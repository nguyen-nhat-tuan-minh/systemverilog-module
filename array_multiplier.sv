==> flow/design.v <==
module ex3
(input  logic        clk,
 input  logic        rstN,
 input  logic        en_a, en_b,
 input  logic [7:0]  a, b,
 output logic [15:0] p
);
  logic [7:0]  a_temp, b_temp;
  logic [15:0] p_temp;
  always_ff @(posedge clk or negedge rstN) begin
    if (!rstN) begin
      a_temp <= '0;
    end
    else if (en_a) begin
      a_temp <= a;
    end
  end
  always_ff @(posedge clk or negedge rstN) begin
    if (!rstN) begin
      b_temp <= '0;
    end
    else if (en_b) begin
      b_temp <= b;
    end
  end
  always_ff @(posedge clk or negedge rstN)
    if (!rstN)
      p <= '0;
    else
      p <= p_temp;
  logic [7:0] b0, b1, b2, b3, b4, b5, b6, b7;
  assign b0 = {8{b_temp[0]}};
  assign b1 = {8{b_temp[1]}};
  assign b2 = {8{b_temp[2]}};
  assign b3 = {8{b_temp[3]}};
  assign b4 = {8{b_temp[4]}};
  assign b5 = {8{b_temp[5]}};
  assign b6 = {8{b_temp[6]}};
  assign b7 = {8{b_temp[7]}};
  logic [7:0] ab0, ab1, ab2, ab3, ab4, ab5, ab6, ab7;
  assign ab0 = a_temp & b0;
  assign ab1 = a_temp & b1;
  assign ab2 = a_temp & b2;
  assign ab3 = a_temp & b3;
  assign ab4 = a_temp & b4;
  assign ab5 = a_temp & b5;
  assign ab6 = a_temp & b6;
  assign ab7 = a_temp & b7; 
  logic c0,  c1,  c2,  c3,  c4,  c5,  c6;
  logic c7,  c8,  c9,  c10, c11, c12, c13;
  logic c14, c15, c16, c17, c18, c19, c20;
  logic c21, c22, c23, c24, c25, c26, c27;
  logic c28, c29, c30, c31, c32, c33, c34;
  logic c35, c36, c37, c38, c39, c40, c41;
  logic c42, c43, c44, c45, c46, c47, c48;
  logic c49, c50, c51, c52, c53, c54, c55;
  logic s0,  s1,  s2,  s3,  s4,  s5,  s6;
  logic s7,  s8,  s9,  s10, s11, s12, s13;
  logic s14, s15, s16, s17, s18, s19, s20;
  logic s21, s22, s23, s24, s25, s26, s27;
  logic s28, s29, s30, s31, s32, s33, s34;
  logic s35, s36, s37, s38, s39, s40, s41;
  logic s42, s43, s44, s45, s46, s47, s48;
  logic s49, s50, s51, s52, s53, s54, s55;
  logic p_0;
  assign p_0 = ab0[0];
  half_adder ha0 (.a(ab0[1]), .b(ab1[0]), .s(s0), .co(c0));
  half_adder ha1 (.a(ab0[2]), .b(ab1[1]), .s(s1), .co(c1));
  half_adder ha2 (.a(ab0[3]), .b(ab1[2]), .s(s2), .co(c2));
  half_adder ha3 (.a(ab0[4]), .b(ab1[3]), .s(s3), .co(c3));
  half_adder ha4 (.a(ab0[5]), .b(ab1[4]), .s(s4), .co(c4));
  half_adder ha5 (.a(ab0[6]), .b(ab1[5]), .s(s5), .co(c5));
  half_adder ha6 (.a(ab0[7]), .b(ab1[6]), .s(s6), .co(c6));
  full_adder fa0 (.a(s1), .b(ab2[0]), .ci(c0), .s(s7),  .co(c7));
  full_adder fa1 (.a(s2), .b(ab2[1]), .ci(c1), .s(s8),  .co(c8));
  full_adder fa2 (.a(s3), .b(ab2[2]), .ci(c2), .s(s9),  .co(c9)); 
  full_adder fa3 (.a(s4), .b(ab2[3]), .ci(c3), .s(s10), .co(c10));
  full_adder fa4 (.a(s5), .b(ab2[4]), .ci(c4), .s(s11), .co(c11));
  full_adder fa5 (.a(s6), .b(ab2[5]), .ci(c5), .s(s12), .co(c12));
  full_adder fa6 (.a(ab1[7]), .b(ab2[6]), .ci(c6), .s(s13), .co(c13));
  full_adder fa7  (.a(s8),  .b(ab3[0]), .ci(c7),  .s(s14), .co(c14));
  full_adder fa8  (.a(s9),  .b(ab3[1]), .ci(c8),  .s(s15), .co(c15));
  full_adder fa9  (.a(s10), .b(ab3[2]), .ci(c9),  .s(s16), .co(c16)); 
  full_adder fa10 (.a(s11), .b(ab3[3]), .ci(c10), .s(s17), .co(c17));
  full_adder fa11 (.a(s12), .b(ab3[4]), .ci(c11), .s(s18), .co(c18));
  full_adder fa12 (.a(s13), .b(ab3[5]), .ci(c12), .s(s19), .co(c19));
  full_adder fa13 (.a(ab2[7]), .b(ab3[6]), .ci(c13), .s(s20), .co(c20));
  full_adder fa14 (.a(s15), .b(ab4[0]), .ci(c14), .s(s21), .co(c21));
  full_adder fa15 (.a(s16), .b(ab4[1]), .ci(c15), .s(s22), .co(c22));
  full_adder fa16 (.a(s17), .b(ab4[2]), .ci(c16), .s(s23), .co(c23)); 
  full_adder fa17 (.a(s18), .b(ab4[3]), .ci(c17), .s(s24), .co(c24));
  full_adder fa18 (.a(s19), .b(ab4[4]), .ci(c18), .s(s25), .co(c25));
  full_adder fa19 (.a(s20), .b(ab4[5]), .ci(c19), .s(s26), .co(c26));
  full_adder fa20 (.a(ab3[7]), .b(ab4[6]), .ci(c20), .s(s27), .co(c27));
  full_adder fa21 (.a(s22), .b(ab5[0]), .ci(c21), .s(s28), .co(c28));
  full_adder fa22 (.a(s23), .b(ab5[1]), .ci(c22), .s(s29), .co(c29));
  full_adder fa23 (.a(s24), .b(ab5[2]), .ci(c23), .s(s30), .co(c30)); 
  full_adder fa24 (.a(s25), .b(ab5[3]), .ci(c24), .s(s31), .co(c31));
  full_adder fa25 (.a(s26), .b(ab5[4]), .ci(c25), .s(s32), .co(c32));
  full_adder fa26 (.a(s27), .b(ab5[5]), .ci(c26), .s(s33), .co(c33));
  full_adder fa27 (.a(ab4[7]), .b(ab5[6]), .ci(c27), .s(s34), .co(c34));
  full_adder fa28 (.a(s29), .b(ab6[0]), .ci(c28), .s(s35), .co(c35));
  full_adder fa29 (.a(s30), .b(ab6[1]), .ci(c29), .s(s36), .co(c36));
  full_adder fa30 (.a(s31), .b(ab6[2]), .ci(c30), .s(s37), .co(c37)); 
  full_adder fa31 (.a(s32), .b(ab6[3]), .ci(c31), .s(s38), .co(c38));
  full_adder fa32 (.a(s33), .b(ab6[4]), .ci(c32), .s(s39), .co(c39));
  full_adder fa33 (.a(s34), .b(ab6[5]), .ci(c33), .s(s40), .co(c40));
  full_adder fa34 (.a(ab5[7]), .b(ab6[6]), .ci(c34), .s(s41), .co(c41));
  full_adder fa35 (.a(s36), .b(ab7[0]), .ci(c35), .s(s42), .co(c42));
  full_adder fa36 (.a(s37), .b(ab7[1]), .ci(c36), .s(s43), .co(c43));
  full_adder fa37 (.a(s38), .b(ab7[2]), .ci(c37), .s(s44), .co(c44)); 
  full_adder fa38 (.a(s39), .b(ab7[3]), .ci(c38), .s(s45), .co(c45));
  full_adder fa39 (.a(s40), .b(ab7[4]), .ci(c39), .s(s46), .co(c46));
  full_adder fa40 (.a(s41), .b(ab7[5]), .ci(c40), .s(s47), .co(c47));
  full_adder fa41 (.a(ab6[7]), .b(ab7[6]), .ci(c41), .s(s48), .co(c48));
  half_adder ha7  (.a(s43), .b(c42), .s(s49), .co(c49));
  full_adder fa42 (.a(s44), .b(c49), .ci(c43), .s(s50), .co(c50));
  full_adder fa43 (.a(s45), .b(c50), .ci(c44), .s(s51), .co(c51)); 
  full_adder fa44 (.a(s46), .b(c51), .ci(c45), .s(s52), .co(c52));
  full_adder fa45 (.a(s47), .b(c52), .ci(c46), .s(s53), .co(c53));
  full_adder fa46 (.a(s48), .b(c53), .ci(c47), .s(s54), .co(c54));
  full_adder fa47 (.a(ab7[7]), .b(c54), .ci(c48), .s(s55), .co(c55));
  assign p_temp = {c55, s55, s54, s53, s52, s51, s50, s49, s42, s35, s28, s21, s14, s7, s0, p_0};
endmodule: ex3
module full_adder
(input  logic a, b, ci,
 output logic s, co
);
  assign s  = a ^ b ^ ci;
  assign co = (a ^ b) & ci | (a & b);
endmodule: full_adder
module half_adder
(input  logic a, b,
 output logic s, co
);
  assign s  = a ^ b;
  assign co = a & b;
endmodule: half_adder 
## Step by step through the tools: ex3

The steps from the RTL of ex3 to its reports follow in flow order.
Line numbers count from 1 in the design file above.
Operators: Yosys type, input widths -> output width; for muxes data width and select width s.
Cell names lack the library's common part.
The mark - stands for no value.

| inputs | value |
|---|---|
| design top | ex3 |
| clock port | clk |
| standard-cell library | sky130hd |
| library corner | tt_025C_1v80 |

## Word-level counts

Counts by Yosys on the flattened word-level netlist (proc, flatten, opt, wreduce; memories kept). Register bits leave out memories and registers merged into their read ports (data or address); mux counts leave out enables and synchronous resets folded into registers. Print and check cells are left out. Cells with the same type and inputs are merged into one.

| storage and ports | value |
|---|---|
| register bits after elaboration | 32 |
| cells after elaboration | 267 |
| bits in latches | 0 |
| bits in read-only memories | 0 |
| memories | 0 |
| clocked read ports x word width | 0 |
| RAM bits | 0 |
| output and inout port bits | 16 |

| cells by class | value |
|---|---|
| eq/ne operators | 0 |
| $add $sub $neg | 0 |
| multiply operators | 0 |
| reductions and logical operators | 0 |
| shift operators | 0 |
| order comparisons | 0 |
| divide/modulo/power cells | 0 |
| multiplexer cells | 0 |
| bitwise operators | 264 |

Operators by type and width:

| kind | count |
|---|---|
| $and 1x1->1 | 104 |
| $xor 1x1->1 | 104 |
| $and 8x8->8 | 8 |
| $or 1x1->1 | 48 |

## Depth

Depth = most cells in a row (Yosys ltp): at word level without a register or memory, in the mapped netlist without a sequential cell, where the memories' decode and read muxes count.

| logic depth | value |
|---|---|
| depth after elaboration | 34 |
| ABC_AREA | 1 |
| gate-level depth with buffers | 23 |

## Netlist

Yosys stat after the flow's synthesis: flattened, memories mapped to cells. It holds for the ABC_AREA given above (unset counts as 0); a run with the other value may have another netlist.
Totals and module areas in this step are rounded.

| synthesis totals | value |
|---|---|
| sequential area | 801 um^2 |
| synthesis area | 2850 um^2 |
| flip-flop cells | 32 |
| cell count | 311 |
| buffers | 18 |

Cells by type:

| cell type | count | total area (um^2) |
|---|---|---|
| fa_1 | 48 | 960.922 |
| dfrtp_1 | 32 | 800.768 |
| nand2_1 | 112 | 420.403 |
| inv_1 | 82 | 307.795 |
| buf_6 | 18 | 202.694 |
| ha_1 | 8 | 100.096 |
| inv_2 | 9 | 33.782 |
| inv_8 | 2 | 22.522 |

## Path before layout

Source: OpenSTA report_checks on the synthesized netlist (no wires, ideal clock, input and output delay 20% of the period each), path of least setup slack; recovery checks are left aside. Register names are those of the netlist, which keeps one name where synthesis merged equal registers.

| timing after synthesis | value |
|---|---|
| path type | register to register |
| from | register b_temp[1] |
| to | register p[14] |
| data arrival time | 6.469 ns |
| driving pins on the path | 24 |
| path delay | 6.605 ns |
| setup slack | 0.126 ns |
| clock period | 6.73 ns |
| path buffers | 1 |
| launch time at the first pin | 0.000 ns |
| period reached after synthesis | 6.604 ns |

"path delay" is the arrival time less input delay plus setup time.
"driving pins on the path" counts driving pins, that of a launching flip-flop among them; a cell with two outputs on the path counts twice.
"period reached after synthesis" is the clock period less the worst setup slack; recovery checks do not enter. This is arithmetic on one report: input and output delays are still those of the set period (20% each).
Between the ends stands the longest chain of elaborated cells between them, by number of cells; it is not shown to be the way that was timed. Of several equally long chains one is given.
A line is the first line of the expression or statement that the cell stems from. Yosys adds cells for indexed reads and writes and turns some case tables into memories.

| between the ends, after synthesis | value |
|---|---|
| cell sequence | dfrtp_1 > buf_6 > nand2_1 > inv_1 > ha_1 > inv_1 > fa_1 > inv_1 > fa_1 > fa_1 > fa_1 > fa_1 > inv_1 > fa_1 > inv_1 > ha_1 > inv_1 > fa_1 > fa_1 > fa_1 > fa_1 > fa_1 > inv_1 > fa_1 |
| length of the longest elaborated chain | 33 |
| elaborated cells on any way between the ends | 231 |

RTL lines, path after synthesis:

| what | line | text |
|---|---|---|
| from (decl) | 8 | `logic [7:0]  a_temp, b_temp;` |
| from (assign) | 20 | `b_temp <= '0;` |
| from (assign) | 23 | `b_temp <= b;` |
| $and 8x8->8 | 42 | `assign ab1 = a_temp & b1;` |
| $xor 1x1->1 | 136 | `assign s  = a ^ b;` |
| $xor 1x1->1 (10 in a row) | 129 | `assign s  = a ^ b ^ ci;` |
| $xor 1x1->1 | 130 | `assign co = (a ^ b) & ci \| (a & b);` |
| $and 1x1->1 | 130 |  |
| $or 1x1->1 | 130 |  |
| $and 1x1->1 | 137 | `assign co = a & b;` |
| (+9 left out) | - |  |
| $xor 1x1->1 | 130 |  |
| $and 1x1->1 | 130 |  |
| $or 1x1->1 | 130 |  |
| $xor 1x1->1 | 130 |  |
| $and 1x1->1 | 130 |  |
| $or 1x1->1 | 130 |  |
| $xor 1x1->1 (2 in a row) | 129 |  |
| to (assign) | 28 | `p <= '0;` |
| to (assign) | 30 | `p <= p_temp;` |
| to (decl) | 6 | `output logic [15:0] p` |

## Timing after layout

From the final timing report of flow run 1: the path of least setup slack in the routed layout; clock arrival at registers is part of the times.

| timing after layout | value |
|---|---|
| path type | register to register |
| from | register b_temp[1] |
| to | register p[14] |
| driving pins on the path | 24 |
| setup slack | 5.39 ns |
| launch time at the first pin | 0.28 ns |
| clock period | 12.2 ns |
| data arrival time | 6.97 ns |
| path buffers | 1 |

Between the ends stands the longest chain of elaborated cells between them, by number of cells; it is not shown to be the way that was timed. Of several equally long chains one is given.

| between the ends, after layout | value |
|---|---|
| cell sequence | dfrtp_1 > buf_6 > nand2_1 > inv_1 > ha_1 > inv_1 > fa_1 > inv_1 > fa_1 > fa_1 > fa_1 > fa_1 > inv_1 > fa_1 > inv_1 > ha_1 > inv_1 > fa_1 > fa_1 > fa_1 > fa_1 > fa_1 > inv_1 > fa_1 |
| length of the longest elaborated chain | 33 |
| elaborated cells on any way between the ends | 231 |

RTL lines, path after layout:

| what | line | text |
|---|---|---|
| from (decl) | 8 | `logic [7:0]  a_temp, b_temp;` |
| from (assign) | 20 | `b_temp <= '0;` |
| from (assign) | 23 | `b_temp <= b;` |
| $and 8x8->8 | 42 | `assign ab1 = a_temp & b1;` |
| $xor 1x1->1 | 136 | `assign s  = a ^ b;` |
| $xor 1x1->1 (10 in a row) | 129 | `assign s  = a ^ b ^ ci;` |
| $xor 1x1->1 | 130 | `assign co = (a ^ b) & ci \| (a & b);` |
| $and 1x1->1 | 130 |  |
| $or 1x1->1 | 130 |  |
| $and 1x1->1 | 137 | `assign co = a & b;` |
| (+9 left out) | - |  |
| $xor 1x1->1 | 130 |  |
| $and 1x1->1 | 130 |  |
| $or 1x1->1 | 130 |  |
| $xor 1x1->1 | 130 |  |
| $and 1x1->1 | 130 |  |
| $or 1x1->1 | 130 |  |
| $xor 1x1->1 (2 in a row) | 129 |  |
| to (assign) | 28 | `p <= '0;` |
| to (assign) | 30 | `p <= p_temp;` |
| to (decl) | 6 | `output logic [15:0] p` |

## Implementation results

2 stored runs of ex3 in the flow (synthesis by Yosys, layout by OpenROAD, sky130hd cells), in arbitrary order. Constraints: input delay and output delay 20% of the set period each, output load 0.01 pF.
"period achieved": clock period set for the run, less the worst setup slack. It is reckoned from that one timing run; input and output delays stay at 20% of the period that was set.
"worst path time" = time allowed to the worst setup path (clock period - input delay - output delay, where it has them) - its slack; a late launch clock adds to it, a late capture clock takes from it.
"power": no workload was simulated; the value follows from the tool's default switching activity.
Results are given in rounded form.

#### Flow run 1

| setting | value |
|---|---|
| period_ns | `12.2` |
| CORE_UTILIZATION | `61` |
| SETUP_SLACK_MARGIN | `0.55` |
| PLACE_DENSITY | `0.62` |
| CELL_PAD_IN_SITES_GLOBAL_PLACEMENT | `0` |
| TNS_END_PERCENT | `50` |
| ABC_AREA | `1` |
| GPL_TIMING_DRIVEN | `0` |
| GPL_ROUTABILITY_DRIVEN | `0` |
| CTS_CLUSTER_DIAMETER | `185` |
| CAP_MARGIN | `35` |
| SLEW_MARGIN | `30` |
| CORE_MARGIN | `2` |

| result | value |
|---|---|
| area of the die | 5230 um^2 |
| standard-cell area after layout | 3360 um^2 |
| smallest hold slack | 0.589 ns |
| netlist area reported by Yosys | 2850 um^2 |
| total negative setup slack | 0.000 ns |
| period achieved | 6.814 ns |
| worst path time | 6.81 ns |
| class of the worst setup path | register to register |
| utilization in the final report | 76.2% |
| power | 0.457 mW |
| setup slack of the worst path | 5.39 ns |

#### Flow run 2

| setting | value |
|---|---|
| period_ns | `7.93` |
| CORE_UTILIZATION | `17` |
| SETUP_SLACK_MARGIN | `0.65` |
| PLACE_DENSITY_LB_ADDON | `0.13` |
| CORE_ASPECT_RATIO | `0.65` |
| CORE_MARGIN | `6` |
| ABC_AREA | `0` |
| GPL_ROUTABILITY_DRIVEN | `0` |
| CTS_CLUSTER_SIZE | `94` |
| CAP_MARGIN | `10` |
| SLEW_MARGIN | `10` |

| result | value |
|---|---|
| worst path time | 6.89 ns |
| class of the worst setup path | register to register |
| area of the die | 18900 um^2 |
| utilization in the final report | 22.5% |
| setup slack of the worst path | 1.04 ns |
| smallest hold slack | 0.631 ns |
| power | 1.02 mW |
| period achieved | 6.888 ns |
| netlist area reported by Yosys | 2660 um^2 |
| total negative setup slack | 0.000 ns |
| standard-cell area after layout | 3400 um^2 |
